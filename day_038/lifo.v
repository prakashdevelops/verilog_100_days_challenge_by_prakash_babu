==> flow/design.v <==
`timescale 1ns / 1ps
module lifo(
    input clk, rst, we, re,
    input [7:0] data_in,
    output reg [7:0] data_out,
    output full, empty
);
    reg [7:0] mem[15:0];
    reg [4:0] pointer;  
    integer i;
    always @(posedge clk) begin
        if (rst) begin
            data_out <= 8'd0;
            pointer <= 5'd0;
            for (i = 0; i < 16; i = i + 1)
                mem[i] <= 8'd0;
        end
        else if (we && !full) begin
            mem[pointer] <= data_in;
            pointer <= pointer + 1;
        end
        else if (re && !empty) begin
            pointer <= pointer - 1;
            data_out <= mem[pointer - 1];
        end
    end
    assign full = (pointer == 5'd16);  
    assign empty = (pointer == 5'd0);  
endmodule
Reports on lifo. What the tools print for lifo, step after step. Lines are those of the file above, counted from 1. Operators: Yosys type, input widths -> output width; for muxes data width and select width s. Not given: --

Top: lifo. Clock: clk. Standard-cell library: sky130hd. Timing corner: tt_025C_1v80.

Elaborated design. Counts by Yosys on the flattened word-level netlist (proc, flatten, opt, wreduce; memories kept). Register bits leave out memories and registers merged into their read ports (data or address). Print and check cells are left out. Cells with the same type and inputs are merged into one. Yosys's memory passes give these memory sizes; they may raise the number of words (mostly to a power of two), join words into wider ones and drop unused or constant bits.

For $add $sub $neg the number is 2. For equality and inequality tests the number is 1. Mux-type cells: 9. The figure for bitwise operators is 1. The entry for reduce/logical cells reads 7.

Operators by type and width (count): $mux 8 (2); $mux 5 (2); $mux 4 (2); $add 5x1->5 const B (1); $sub 5x1->5 const B (1); $eq 5x5->1 const B (1); $logic_not 5->1 (1); $mux 1 (3); $logic_and 1x1->1 (2); $logic_not 1->1 (2); $reduce_and 2->1 (1); $reduce_bool 2->1 (1); $not 1->1 (1).

The entry for register bits reads 5. Under memory bits (writable) stands 128. For memories the number is 1. The figure for input bits is 12. For word-level cells the number is 22.

Memories: mem (depth 16, bits a word 8, RTL line 8) `reg [7:0] mem[15:0];`.

Depth. Depth = most cells in a row (Yosys ltp): at word level without a register or memory, in the mapped netlist without a sequential cell, where the memories' decode and read muxes count.

Under word-level depth stands 5. For ABC_AREA the number is 0. The figure for depth in mapped cells is 10. For gate-level depth less buffers the number is 6.

Mapped cells and area. Source: synth_stat.txt of the flow (Yosys; design flattened, memories mapped). It holds for the ABC_AREA given above (unset counts as 0); a run with the other value may have another netlist. Totals and module areas in this step are rounded.

For cells in the netlist the number is 452. The figure for chip area (Yosys) is 6720 µm². The figure for sequential part of the area is 4100 µm². Under flip-flop cells stands 141. The figure for buffer cells is 28.

Cell types: sky130_fd_sc_hd__edfxtp_1 (count 128, total area 3.84E+03 µm²); sky130_fd_sc_hd__and2_1 (count 122, total area 763.232 µm²); sky130_fd_sc_hd__mux4_2 (count 18, total area 405.389 µm²); sky130_fd_sc_hd__mux4_1 (count 14, total area 367.853 µm²); sky130_fd_sc_hd__dfxtp_1 (count 13, total area 260.25 µm²); sky130_fd_sc_hd__mux2_2 (count 8, total area 90.086 µm²); sky130_fd_sc_hd__or2_2 (count 14, total area 87.584 µm²); sky130_fd_sc_hd__mux2i_1 (count 8, total area 80.077 µm²); sky130_fd_sc_hd__nor3_1 (count 16, total area 80.077 µm²); sky130_fd_sc_hd__clkbuf_1 (count 18, total area 67.565 µm²); sky130_fd_sc_hd__and3_1 (count 10, total area 62.56 µm²); sky130_fd_sc_hd__a221o_2 (count 5, total area 56.304 µm²); sky130_fd_sc_hd__buf_6 (count 5, total area 56.304 µm²); sky130_fd_sc_hd__ha_1 (count 4, total area 50.048 µm²); sky130_fd_sc_hd__nor2_1 (count 12, total area 45.043 µm²); sky130_fd_sc_hd__a221o_1 (count 3, total area 30.029 µm²); sky130_fd_sc_hd__nand3_1 (count 6, total area 30.029 µm²); sky130_fd_sc_hd__buf_2 (count 5, total area 25.024 µm²).

Other cell types: 27; their cells: 43.

Worst setup path after synthesis. Path of least setup slack by OpenSTA after synthesis, without wires, with an ideal clock, recovery checks aside; 20% of the period is set as input and as output delay. Where synthesis merged equal registers, the netlist keeps one of their names.

Kind: register to register. Start point: register pointer[0]. End point: register data_out[3]. For clock period the number is 4580 ps. For arrival time the number is 2704 ps. The figure for required time is 4458 ps. Under path slack stands 1754 ps. Path delay: 2826 ps. The figure for stages on the path is 11. The figure for path buffers is 4. The entry for period reached after synthesis reads 2826 ps.

"path delay" = arrival - input delay + setup time. "stages on the path": output pins that drive a net of the path, with the launching flip-flop's if there is one; two outputs of one cell count as two. "period reached after synthesis" is the clock period less the worst setup slack; recovery checks do not enter. This is arithmetic on one report: input and output delays are still those of the set period (20% each). Between the ends stands the longest chain of elaborated cells between them, by number of cells; it is not shown to be the way that was timed. Of several equally long chains one is given. A line is the first line of the expression or statement that the cell stems from. Yosys adds cells for indexed reads and writes and turns some case tables into memories. A register here has more assigning lines than the two given.

Cell sequence: sky130_fd_sc_hd__dfxtp_1 > sky130_fd_sc_hd__clkbuf_1 > sky130_fd_sc_hd__buf_2 > sky130_fd_sc_hd__inv_2 > sky130_fd_sc_hd__ha_1 > sky130_fd_sc_hd__buf_6 > sky130_fd_sc_hd__inv_6 > sky130_fd_sc_hd__buf_6 > sky130_fd_sc_hd__mux4_1 > sky130_fd_sc_hd__mux2_2 > sky130_fd_sc_hd__a221o_1. For length of the longest elaborated chain the number is 5. The figure for elaborated cells on any way between the ends is 9.

Ends and longest elaborated chain, post-synthesis: start, declared (RTL line 9) `reg [4:0] pointer;`; start, assigned (RTL line 20) `pointer <= pointer + 1;`; start, assigned (RTL line 23) `pointer <= pointer - 1;`; $eq 5x5->1 (RTL line 27) `assign full = (pointer == 5'd16);`; $logic_not 1->1 (RTL line 18) `else if (we && !full) begin`; $logic_and 1x1->1 (RTL line 18); $not 1->1; $reduce_and 2->1; end, declared (RTL line 5) `output reg [7:0] data_out,`.

Worst path after layout. From the final timing report of run 1: the path of least setup slack in the routed layout; clock arrival at registers is part of the times. The path's times are printed in steps of 10 ps; the period is the one set.

Kind: register to output. Start point: register pointer[0]. End point: output full. For clock period the number is 4710 ps. The figure for output delay is 940 ps. For arrival time the number is 2540 ps. The figure for required time is 3770 ps. Under path slack stands 1230 ps. The figure for stages on the path is 6. The figure for path buffers is 1.

Between the ends stands the longest chain of elaborated cells between them, by number of cells; it is not shown to be the way that was timed. Of several equally long chains one is given. A register here has more assigning lines than the two given.

Cell sequence: sky130_fd_sc_hd__dfxtp_1 > sky130_fd_sc_hd__inv_2 > sky130_fd_sc_hd__ha_1 > sky130_fd_sc_hd__nand4bb_1 > sky130_fd_sc_hd__inv_1 > sky130_fd_sc_hd__clkdlybuf4s50_1. For length of the longest elaborated chain the number is 1. The figure for elaborated cells on any way between the ends is 1. Under RTL lines with such cells stands 1.

Ends and longest elaborated chain, post-layout: start, declared (RTL line 9) `reg [4:0] pointer;`; start, assigned (RTL line 20) `pointer <= pointer + 1;`; start, assigned (RTL line 23) `pointer <= pointer - 1;`; $eq 5x5->1 (RTL line 27) `assign full = (pointer == 5'd16);`; end, declared (RTL line 6) `output full, empty`.

==> runs of lifo <==
Top module lifo; platform sky130hd; tools Yosys and OpenROAD; 2 stored runs in no particular order. Input and output delays are each 20% of the period that was set; the output load is 0.01 pF. By "clock period reached" is meant the clock period of the run minus its worst setup slack. This is arithmetic on one report: input and output delays are still those of the set period (20% each). "overall power": no workload was simulated; the value follows from the tool's default switching activity. The measured numbers are rounded.

Run 1 has these settings: period_ns 4.71; CORE_UTILIZATION 29; SETUP_SLACK_MARGIN 0.54; PLACE_DENSITY 0.68; HOLD_SLACK_MARGIN -0.01; TNS_END_PERCENT 20; GPL_ROUTABILITY_DRIVEN 1; MAX_ROUTING_LAYER met5; CAP_MARGIN 20; CORE_MARGIN 2; SLEW_MARGIN 20. The final design utilization is 34.1 %. The standard-cell area of the final layout reads 7740 µm². The setup slack of the worst path reads 1230 ps. The overall die area stands at 24400 µm². The overall power comes to 3770 µW. The measured chip area in the Yosys report is 6720 µm². The measured clock period reached is 3478 ps.

Run 2 has these settings: period_ns 1.78; CORE_UTILIZATION 42; SETUP_SLACK_MARGIN 0.32; PLACE_DENSITY 0.46; ABC_AREA 0; MIN_ROUTING_LAYER met1; CAP_MARGIN 20; CORE_MARGIN 2; SLEW_MARGIN 20. The final design utilization is 58.4 %. The standard-cell area of the final layout reads 9200 µm². The setup slack of the worst path reads -325 ps. The overall die area stands at 17000 µm². The overall power comes to 11900 µW. The measured chip area in the Yosys report is 6720 µm². The measured clock period reached is 2105 ps.
